==> flow/design.v <==
package configurations;
    localparam KUSEG_BASE_ADDR = 64'h0000_0000_0000_0000;
    localparam RAM_BASE_ADDR = KUSEG_BASE_ADDR;   
    localparam ROM_BASE_ADDR = RAM_BASE_ADDR + 64'h1000_0000;   
    localparam PERIPHERAL_BASE = ROM_BASE_ADDR + 64'h1000_0000;  
    localparam TIMER_BASE_ADDR = PERIPHERAL_BASE;
    localparam TIMER_CNT_ADDR = TIMER_BASE_ADDR;
    localparam TIMER_CRL_ADDR = TIMER_BASE_ADDR + 64'h4;
    localparam VGA_BASE_ADDR = TIMER_BASE_ADDR + 64'h8;  
    localparam VGA_COLOR_ADDR = VGA_BASE_ADDR;
    localparam STDOUT_BASE_ADDR = VGA_BASE_ADDR + 64'h8;  
    localparam LED_BASE_ADDR = STDOUT_BASE_ADDR + 64'h8;  
    localparam H_DISPLAY = 10'd640;
    localparam H_R_BORDER = 10'd24;
    localparam H_L_BORDER = 10'd128;
    localparam H_RETRACE = 10'd40;
    localparam H_MAX = (H_DISPLAY + H_L_BORDER + H_R_BORDER + H_RETRACE - 1);
    localparam START_H_RETRACE = (H_DISPLAY + H_R_BORDER);
    localparam END_H_RETRACE = (H_DISPLAY + H_R_BORDER + H_RETRACE - 1);
    localparam V_DISPLAY = 10'd480;
    localparam V_T_BORDER = 10'd8;
    localparam V_B_BORDER = 10'd28;
    localparam V_RETRACE = 10'd3;
    localparam V_MAX = (V_DISPLAY + V_T_BORDER + V_B_BORDER + V_RETRACE - 1);
    localparam START_V_RETRACE = (V_DISPLAY + V_B_BORDER);
    localparam END_V_RETRACE = (V_DISPLAY + V_B_BORDER + V_RETRACE - 1);
    localparam SCALE_FACTOR = 5;
endpackage
package mips_define;
    localparam OP_OTHER0 = 6'h00;
    localparam OP_REGIMM = 6'h01;
    localparam OP_SPECIAL3 = 6'h1f;
    localparam OP_J = 6'h02;
    localparam OP_JAL = 6'h03;
    localparam OP_BEQ = 6'h04;
    localparam OP_BNE = 6'h05;
    localparam OP_ADDI = 6'h08;
    localparam OP_ADDIU = 6'h09;
    localparam OP_SLTI = 6'h0a;
    localparam OP_SLTIU = 6'h0b;
    localparam OP_ANDI = 6'h0c;
    localparam OP_ORI = 6'h0d;
    localparam OP_XORI = 6'h0e;
    localparam OP_LUI = 6'h0f;
    localparam OP_Z0 = 6'h10;
    localparam OP_DADDI = 6'h18;
    localparam OP_DADDIU = 6'h19;
    localparam OP_LB = 6'h20;
    localparam OP_LH = 6'h21;
    localparam OP_LW = 6'h23;
    localparam OP_LBU = 6'h24;
    localparam OP_LHU = 6'h25;
    localparam OP_LWU = 6'h27;
    localparam OP_SB = 6'h28;
    localparam OP_SH = 6'h29;
    localparam OP_SW = 6'h2b;
    localparam OP_BC = 6'h32;
    localparam OP_LD = 6'h37;
    localparam OP_PCREL = 6'h3b;
    localparam OP_SD = 6'h3f;
    localparam OP0_SLL = 6'h00;
    localparam OP0_SRL = 6'h02;
    localparam OP0_SRA = 6'h03;
    localparam OP0_LSA = 6'h05;
    localparam OP0_SRLV = 6'h06;
    localparam OP0_JR = 6'h08;
    localparam OP0_JALR = 6'h09;
    localparam OP0_BREAK = 6'h0d;
    localparam OP0_DLSA = 6'h15;
    localparam OP0_ADD = 6'h20;
    localparam OP0_ADDU = 6'h21;
    localparam OP0_SUB = 6'h22;
    localparam OP0_SUBU = 6'h23;
    localparam OP0_AND = 6'h24;
    localparam OP0_OR = 6'h25;
    localparam OP0_XOR = 6'h26;
    localparam OP0_NOR = 6'h27;
    localparam OP0_SLT = 6'h2a;
    localparam OP0_SLTU = 6'h2b;
    localparam OP0_DADDU = 6'h2d;
    localparam OP0_DSUB = 6'h2e;
    localparam OP0_DADD = 6'h2c;
    localparam OP0_DSLL = 6'h38;
    localparam OP0_DSRL = 6'h3a;
    localparam OP0_DSRA = 6'h3b;
    localparam OP0_DSLL32 = 6'h3c;
    localparam OP0_DSRL32 = 6'h3e;
    localparam OP0_SYSCALL = 6'h0c;
    localparam OPZ_MFCZ = 5'h00;
    localparam OPZ_MTCZ = 5'h04;
    localparam OPR_BAL = 5'h11;
    localparam OP3_FUNC_BSHFL = 6'h20;
    localparam OP3_SEH = 5'h18;
    localparam OP3_SEB = 5'h10;
    localparam OP3_FUNC_CACHE = 6'h25;
    localparam OP_CO = 1'b1;
    localparam OPC_ERET = 6'h18;
endpackage
package structures;
    typedef enum bit [1:0] {
        NORMAL = 0,
        J,
        JR
    } control_type_t;
    typedef enum bit [1:0] {
        NO_FORWARD   = 0,
        FORWARD_ALU,
        FORWARD_MEM1,
        FORWARD_MEM
    } forward_type_t;
    typedef enum bit [2:0] {
        NO_LOAD = 0,
        LOAD_BYTE,
        LOAD_HALF,
        LOAD_WORD,
        LOAD_DWORD
    } mem_load_type_t;
    typedef enum bit [2:0] {
        NO_STORE = 0,
        STORE_BYTE,
        STORE_HALF,
        STORE_WORD,
        STORE_DWORD
    } mem_store_type_t;
    typedef enum bit [1:0] {
        NO_SLT = 0,
        SLT,
        SLTU
    } slt_type_t;
    typedef enum bit [1:0] {
        NO_CUT = 0,
        SIGNED_CUT,
        UNSIGNED_CUT
    } alu_cut_t;
    typedef enum bit [1:0] {
        ORIGIN,
        A,
        B
    } alu_shifter_as_inp_t;
    typedef enum bit [1:0] {
        A_DATA = 0,
        A_SHIFTER,
        A_PC
    } alu_a_src_t;
    typedef enum bit [2:0] {
        B_DATA = 0,
        B_SHIFTER,
        SIGN_IMM,
        ZERO_IMM,
        CACHE_IMM
    } alu_b_src_t;
    typedef enum bit [2:0] {
        ALU_OUT = 0,
        SHIFTER_OUT,
        PC_BRANCH,
        LUI_OUT,
        SLT_OUT,
        SLTU_OUT,
        SEB_OUT,
        SEH_OUT
    } EX_out_src_t;
    typedef enum bit [1:0] {
        BRANCH,
        COMPACT_BRANCH,
        PC_RELATIVE
    } BranchAddr_src_t;
    typedef enum bit [1:0] {
        NO_EXT   = 0,
        EXT_BYTE,
        EXT_HALF
    } ext_src_t;
    typedef enum bit [1:0] {
        SHIFTER = 0,
        ROTATOR,
        SIGN_SHIFTER32,
        SIGN_ROTATOR32
    } cut_barrel_out32_t;
    typedef enum bit [1:0] {
        ICACHE = 0,
        DCACHE,
        TCACHE,
        SCACHE
    } cache_types_t;
    typedef enum bit [2:0] {WB_INVALIDATE = 0} cache_ops_t;
    typedef struct packed {
        cache_ops_t   op;
        cache_types_t t;
    } cache_action_t;
    typedef struct packed {
        logic [63:0] predicted_npc;
        logic [63:0] fetch_pc4, fetch_pc;
        logic [31:0] inst;
    } IF_regs_t;
    typedef struct packed {
        logic [63:0] predicted_npc;
        logic [63:0] A_data, B_data, pc4, pc_branch, jumpAddr;
        logic [4:0] W_regnum, cp0_rd, shamt;
        logic [2:0] alu_op, sel;
        logic [1:0] barrel_plus32;
        control_type_t control_type;
        mem_load_type_t mem_load_type;
        mem_store_type_t mem_store_type;
        alu_cut_t cut_alu_out32;
        alu_a_src_t alu_a_src;
        alu_b_src_t alu_b_src;
        EX_out_src_t ex_out_src;
        cut_barrel_out32_t cut_barrel_out32;
        logic reserved_inst_E,
            write_enable,
            barrel_right,
            shift_arith,
            rotator_src,
            barrel_src,
            barrel_sa_src,
            BEQ,
            BNE,
            BC,
            BAL,
            cache,
            linkpc,
            B_is_reg,
            signed_mem_out,
            ignore_overflow,
            MFC0,
            MTC0,
            ERET,
            break_,
            syscall
        ;
        logic [31:0] inst;
        logic [63:0] pc;
    } ID_regs_t;
    typedef struct packed {
        logic [63:0] predicted_npc;
        logic [63:0] out, B_data, pc4, pc_branch;
        logic [4:0] W_regnum, cp0_rd;
        logic [2:0] sel;
        mem_load_type_t mem_load_type;
        mem_store_type_t mem_store_type;
        logic overflow,
            zero,
            MFC0,
            MTC0,
            break_,
            syscall,
            write_enable,
            BEQ,
            BNE,
            BC,
            BAL,
            cache,
            signed_mem_out,
            lui,
            linkpc
        ;
    } EX_regs_t;
    typedef struct packed {
        logic [63:0] EPC, W_data;
        logic [4:0] W_regnum;
        logic write_enable, takenHandler;   
    } MEM_regs_t;
    typedef struct packed {
        logic [64-6-1:0] mem_addr;
        logic [64*8-1:0] mem_data_out;
        logic mem_req_load, mem_req_store;
    } mem_bus_req_t;
    typedef struct packed {
        logic [64*8-1:0] mem_data;
        logic mem_ready;
    } mem_bus_resp_t;
endpackage
module mux2v #(
    parameter width = 32
) (
    output logic [width-1:0] out,
    input logic [width-1:0] a,
    input logic [width-1:0] b,
    input logic sel
);
    always_comb begin
        out = sel ? b : a;
    end
endmodule
module mux3v #(
    parameter width = 32
) (
    output logic [width-1:0] out,
    input logic [width-1:0] a,
    input logic [width-1:0] b,
    input logic [width-1:0] c,
    input logic [1:0] sel
);
    logic [width - 1:0] tmp;
    mux2v #(width) mux2v_0 (
        tmp,
        a,
        b,
        sel[0]
    );
    mux2v #(width) mux2v_1 (
        out,
        tmp,
        c,
        sel[1]
    );
endmodule
module mux4v #(
    parameter width = 32
) (
    output logic [width-1:0] out,
    input logic [width-1:0] a,
    input logic [width-1:0] b,
    input logic [width-1:0] c,
    input logic [width-1:0] d,
    input logic [1:0] sel
);
    logic [width - 1:0] tmp, tmp2;
    mux2v #(width) mux2v_0 (
        tmp,
        a,
        b,
        sel[0]
    );
    mux2v #(width) mux2v_1 (
        tmp2,
        c,
        d,
        sel[0]
    );
    mux2v #(width) mux2v_2 (
        out,
        tmp,
        tmp2,
        sel[1]
    );
endmodule
module mux8v #(
    parameter width = 32
) (
    output logic [width-1:0] out,
    input logic [width-1:0] a,
    input logic [width-1:0] b,
    input logic [width-1:0] c,
    input logic [width-1:0] d,
    input logic [width-1:0] e,
    input logic [width-1:0] f,
    input logic [width-1:0] g,
    input logic [width-1:0] h,
    input logic [2:0] sel
);
    logic [width - 1:0] tmp, tmp2, tmp3, tmp4;
    mux2v #(width) mux2v_0 (
        tmp,
        a,
        b,
        sel[0]
    );
    mux2v #(width) mux2v_1 (
        tmp2,
        c,
        d,
        sel[0]
    );
    mux2v #(width) mux2v_2 (
        tmp3,
        e,
        f,
        sel[0]
    );
    mux2v #(width) mux2v_3 (
        tmp4,
        g,
        h,
        sel[0]
    );
    mux4v #(width) mux4v_0 (
        out,
        tmp,
        tmp2,
        tmp3,
        tmp4,
        sel[2:1]
    );
endmodule
module register #(
    parameter width = 32,
    parameter reset_value = 0
) (
    output logic [(width-1):0] Q,
    input logic [(width-1):0] D,
    input logic clk,
    input logic enable,
    input logic rst
);
    always_ff @(posedge clk or posedge rst) begin
        if (rst) Q <= reset_value;
        else if (enable) Q <= D;
    end
endmodule   
module cp0 #(
    parameter [4:0] STATUS_REGISTER = 5'd12,
    parameter [4:0] CAUSE_REGISTER = 5'd13,
    parameter [4:0] EPC_REGISTER    = 5'd14,
    parameter [4:0] BAD_INSTR_REGISTER = 5'd8
) (
    output logic [63:0] rd_data,
    output logic [63:0] EPC,
    output logic        takenHandler,
    input  logic [63:0] wr_data,
    input  logic [ 4:0] regnum,
    input  logic [ 2:0] sel,
    input  logic [63:0] IF_pc,
    input  logic [63:0] curr_pc,
    input  logic        MTC0,
    input  logic        ERET,
    input  logic [ 7:0] interrupt_source,
    input  logic        clock,
    input  logic        reset,
    input  logic        overflow,
    input  logic        reserved_inst,
    input  logic        break_,
    input  logic        syscall
);
    logic [4:0] exc_code   , next_exc_code;
    logic [31:0] user_status;
    logic [31:0] badinstr_D, cause_reg, status_reg;
    logic [63:0] EPC_D;
    logic exception_level, takenInterrupt, takenException;
    register #(32, 32'b0000_0000_0000_0000_1111_1111_0000_0001) user_status_reg (
        user_status,
        wr_data[31:0],
        clock,
        MTC0 && (regnum == STATUS_REGISTER) && (sel == 0),
        reset
    );
    register #(32) badinstr_reg (
        badinstr_D,
        wr_data[31:0],
        clock,
        takenException,
        ERET || reset
    );
    register #(1) exception_lv_reg (
        exception_level,
        takenHandler ? 1'b1 : wr_data[1],
        clock,
        takenHandler || ((MTC0 && regnum == STATUS_REGISTER) && (sel == 0)),
        ERET || reset
    );
    mux3v #(64) data_pc_mux (
        EPC_D,
        wr_data,
        curr_pc,   
        IF_pc,   
        {takenInterrupt, takenException}
    );
    register #(64) EPC_reg (
        EPC,
        EPC_D,
        clock,
        (MTC0 && (regnum == EPC_REGISTER) & (sel == 0)) || takenHandler,
        reset
    );
    always_comb begin
        cause_reg = {
            16'b0,
            interrupt_source,   
            1'b0,
            exc_code,   
            2'b0
        };
        status_reg = {
            user_status[31:3],
            user_status[2],   
            exception_level,   
            user_status[0]   
        };
        unique case ({
            regnum, sel
        })
            {STATUS_REGISTER, 3'b0}: rd_data = {32'b0, status_reg};
            {CAUSE_REGISTER, 3'b0}:  rd_data = {32'b0, cause_reg};
            {EPC_REGISTER, 3'b0}:    rd_data = EPC;
            {BAD_INSTR_REGISTER, 3'b1}: rd_data = {32'b0, badinstr_D};
            default: rd_data = 'x;
        endcase
        case (1'b1)
            overflow:      next_exc_code = 5'h0c;
            reserved_inst: next_exc_code = 5'h0a;
            syscall:       next_exc_code = 5'h08;
            break_:        next_exc_code = 5'h09;
            default:       next_exc_code = 5'h00;
        endcase
        takenException = |next_exc_code;   
        takenInterrupt = ((|(cause_reg[15:8] & status_reg[15:8])) &&  
        (!(|exc_code)) &&   
        (status_reg[0]) &&   
        (!status_reg[2]));   
        takenHandler = (takenInterrupt || takenException) && (!status_reg[1]);   
    end
    always_ff @(posedge clock, posedge reset) begin
        if (reset) begin
            exc_code <= 5'h00;
        end else begin
            if (takenHandler) exc_code <= next_exc_code;
            else if (ERET) exc_code <= '0;
        end
    end
endmodule
# Step by step through the tools: cp0
# Tool output for the design above, in the order of the flow.
# Lines are those of the file above, counted from 1.
# Operators carry their Yosys type and port widths (W data, S select, Z words).
# Not given: --
dict set report design {
  top_module {cp0}
  clk_port {clock}
  cell_library {sky130hd}
  corner {tt_025C_1v80}
}

# Word-level counts
# Counts by Yosys on the flattened word-level netlist (proc, flatten, opt, wreduce; memories kept). Register bits leave out memories and registers merged into their read ports (data or address). Print and check cells are left out. Cells with the same type and inputs are merged into one.
dict set report bits {
  ff_bits 134
  inputBits 216
}
dict set report classes {
  equal 6
  n_mux 10
  n_logic 2
  n_reduce_logical 19
}
# op count
set ops {}
lappend ops {{$pmux W64 S4} 1}
lappend ops {{$mux W64} 2}
lappend ops {{$eq A8 B7 Y1 const B} 4}
lappend ops {{$mux W4} 4}
lappend ops {{$eq A5 B4 Y1 const B} 2}
lappend ops {{$reduce_or A5 Y1} 2}
lappend ops {{$mux W5} 2}
lappend ops {{$and A8 B8 Y8} 1}
lappend ops {{$reduce_or A8 Y1} 1}
lappend ops {{$logic_and A1 B1 Y1} 7}
lappend ops {{$logic_or A1 B1 Y1} 4}
lappend ops {{$logic_not A1 Y1} 3}
lappend ops {{$logic_not A3 Y1} 1}
lappend ops {{$reduce_bool A2 Y1} 1}
lappend ops {{$and A1 B1 Y1} 1}
lappend ops {{$mux W1} 1}

# Longest topological paths
# Yosys ltp: most cells in a row. Word level: on the elaborated netlist, between registers, memories and ports. Mapped: between sequential cells and ports; inverters and the memories' decode and read muxes count.
dict set report depth {
  ltp_word 8
  abc_area 0
  mapped_depth 8
  ltp_nobuf 5
}

# Netlist
# The flow's flattened synthesis, as Yosys stat reports it; memories are mapped. The netlist is that of the ABC_AREA named above (0 if unset); the other value can give another one.
# Totals and module areas in this step are rounded.
# cell count
set by_type {}
lappend by_type {sky130_fd_sc_hd__dfrtp_1 123}
lappend by_type {sky130_fd_sc_hd__nand2_1 266}
lappend by_type {sky130_fd_sc_hd__a221o_1 76}
lappend by_type {sky130_fd_sc_hd__mux2_2 31}
lappend by_type {sky130_fd_sc_hd__a21oi_1 67}
lappend by_type {sky130_fd_sc_hd__a22oi_1 36}
lappend by_type {sky130_fd_sc_hd__dfstp_2 9}
lappend by_type {sky130_fd_sc_hd__and2_1 32}
lappend by_type {sky130_fd_sc_hd__clkbuf_1 39}
lappend by_type {sky130_fd_sc_hd__buf_6 6}
lappend by_type {sky130_fd_sc_hd__nor2_1 18}
lappend by_type {sky130_fd_sc_hd__buf_2 10}
lappend by_type {sky130_fd_sc_hd__nor4_4 2}
lappend by_type {sky130_fd_sc_hd__nand2b_1 6}
lappend by_type {sky130_fd_sc_hd__nor3_2 2}
lappend by_type {sky130_fd_sc_hd__inv_1 5}
lappend by_type {sky130_fd_sc_hd__buf_1 4}
lappend by_type {sky130_fd_sc_hd__o22ai_2 1}
# Other cell types: 15; their cells: 18.
dict set report synth_totals {
  cells 751
  mapped_area_mm2 0.00683
  sequential_area_mm2 0.00331
  flip_flops 132
}
# By module: a second synthesis without flattening, with its own total; a netlist apart from the flattened one above.
dict set report unflattened {
  hier_cells 593
  hier_area_mm2 0.00886
}
# Rows give one instance, submodules left out.
# module n_inst cells area_mm2 mod_seq_area_mm2
set modules {}
lappend modules {{register (width=64)} 1 136 0.00268 0.0016}
lappend modules {{mux2v (width=64)} 2 71 0.00108 0}
lappend modules {register 1 69 0.00136 0.000812}
lappend modules {{register (width=32)} 1 69 0.00135 0.000801}
lappend modules {cp0 1 174 0.00127 0.0001}
lappend modules {{register (width=1)} 1 3 0.0000438 0.000025}
lappend modules {{mux3v (width=64)} 1 0 0 0}

# Timing after synthesis
# Source: OpenSTA report_checks on the synthesized netlist (no wires, ideal clock, input and output delay 20% of the period each), path of least setup slack; recovery checks are left aside. Register names are those of the netlist, which keeps one name where synthesis merged equal registers.
dict set report synth_timing {
  path_kind {input port to output port}
  startpoint {input port sel[2]}
  endpoint {output port rd_data[17]}
  tclk_ns 3.26
  input_delay_ns 0.652
  output_delay_ns 0.652
  launch_ns 0.652
  arrival_time_ns 2.209
  required_ns 2.608
  path_slack_ns 0.399
  path_delay_ns 1.557
  path_stages 7
  path_buffers 3
  synth_period_reached_ns 2.861
}
# "path_delay_ns" = arrival - input delay + setup time.
# At an output port there is no setup time.
# "path_stages" counts driving pins, that of a launching flip-flop among them; a cell with two outputs on the path counts twice.
# "synth_period_reached_ns" is the clock period less the worst setup slack; recovery checks do not enter. This is arithmetic on one report: input and output delays are still those of the set period (20% each).
# The rows between start and end are the longest chain of elaborated cells between them; the timing report does not say that the signal goes this way. Where chains are equally long, one stands for them.
# Each line given opens the expression or statement behind the cell; cells for indexed reads and writes are added by Yosys, which also makes memories of some case tables.
dict set report synth_between {
  cell_sequence {sky130_fd_sc_hd__or4b_1 > sky130_fd_sc_hd__buf_2 > sky130_fd_sc_hd__nor3_2 > sky130_fd_sc_hd__buf_2 > sky130_fd_sc_hd__buf_1 > sky130_fd_sc_hd__a22oi_1 > sky130_fd_sc_hd__nand2_1}
  elab_chain_cells 2
}
# element line_no
set synth_rtl {}
lappend synth_rtl {{from (decl)} 411} ;# input  logic [ 2:0] sel,
lappend synth_rtl {{$eq A8 B7 Y1} 478} ;# unique case ({
lappend synth_rtl {{$pmux W64 S4} 478}
lappend synth_rtl {{to (decl)} 406} ;# output logic [63:0] rd_data,

# Worst path after layout
# From the final timing report of entry A: the path of least setup slack in the routed layout; clock arrival at registers is part of the times.
dict set report layout_timing {
  path_kind {input port to output port}
  startpoint {input port sel[1]}
  endpoint {output port rd_data[9]}
  tclk_ns 2.71
  input_delay_ns 0.54
  output_delay_ns 0.54
  launch_ns 0.54
  arrival_time_ns 2.36
  required_ns 2.17
  path_slack_ns -0.19
  path_stages 7
  path_buffers 4
}
# The rows between start and end are the longest chain of elaborated cells between them; the timing report does not say that the signal goes this way. Where chains are equally long, one stands for them.
dict set report layout_between {
  cell_sequence {sky130_fd_sc_hd__dlygate4sd2_1 > sky130_fd_sc_hd__or4b_4 > sky130_fd_sc_hd__buf_4 > sky130_fd_sc_hd__o21bai_4 > sky130_fd_sc_hd__buf_12 > sky130_fd_sc_hd__a221o_1 > sky130_fd_sc_hd__clkdlybuf4s15_2}
  elab_chain_cells 2
}
# element line_no
set layout_rtl {}
lappend layout_rtl {{from (decl)} 411} ;# input  logic [ 2:0] sel,
lappend layout_rtl {{$eq A8 B7 Y1} 478} ;# unique case ({
lappend layout_rtl {{$pmux W64 S4} 478}
lappend layout_rtl {{to (decl)} 406} ;# output logic [63:0] rd_data,

; Module cp0, platform sky130hd: 2 stored runs of the flow (Yosys, OpenROAD) with differing settings, in no particular order. Input and output delays are each 20% of the period that was set; the output load is 0.01 pF.
; "period_reached_ns": clock period set for the run, less the worst setup slack. It is reckoned from that one timing run; input and output delays stay at 20% of the period that was set.
; By "timing.worst_path_ns" is meant the share of the clock period that the worst setup path is allowed (20% is reserved at inputs, 20% at outputs), minus its slack. Clock arrival times at its registers enter into it.
; By "power_total_mw" is meant OpenSTA's value without simulated activity: inputs other than the clock are taken to toggle once in ten clock periods, and the tool carries that through the logic.
; Results are given in rounded form.

[entry A: settings]
period_ns = 2.71
CORE_UTILIZATION = 20
SETUP_SLACK_MARGIN = -0.26
PLACE_DENSITY = 0.49
HOLD_SLACK_MARGIN = 0.07
CELL_PAD_IN_SITES_DETAIL_PLACEMENT = 0
GPL_ROUTABILITY_DRIVEN = 0
CTS_CLUSTER_DIAMETER = 188
CAP_MARGIN = 20
CORE_MARGIN = 2
SLEW_MARGIN = 20
[entry A: results]
ws_hold_ns = 0.468
util_pct = 35.7
period_reached_ns = 2.904
final_stdcell_area_mm2 = 0.012
power_total_mw = 8.06
timing.worst_path_ns = 1.82
worst_path_kind = input port to output port
setup_ws_ns = -0.194
tns_ns = -7.08
die_mm2 = 0.0357
synthArea_mm2 = 0.00683

[entry B: settings]
period_ns = 3.97
CORE_UTILIZATION = 52
PLACE_DENSITY = 0.8
CELL_PAD_IN_SITES_DETAIL_PLACEMENT = 0
TNS_END_PERCENT = 55
GPL_ROUTABILITY_DRIVEN = 0
CTS_CLUSTER_SIZE = 100
CTS_CLUSTER_DIAMETER = 258
SLEW_MARGIN = 0
MIN_ROUTING_LAYER = met1
CAP_MARGIN = 20
CORE_MARGIN = 2
[entry B: results]
final_stdcell_area_mm2 = 0.0112
util_pct = 87.8
power_total_mw = 5.40
timing.worst_path_ns = 2.33
worst_path_kind = input port to output port
synthArea_mm2 = 0.00683
die_mm2 = 0.0141
setup_ws_ns = 0.055
period_reached_ns = 3.915
ws_hold_ns = 0.471
tns_ns = 0.000
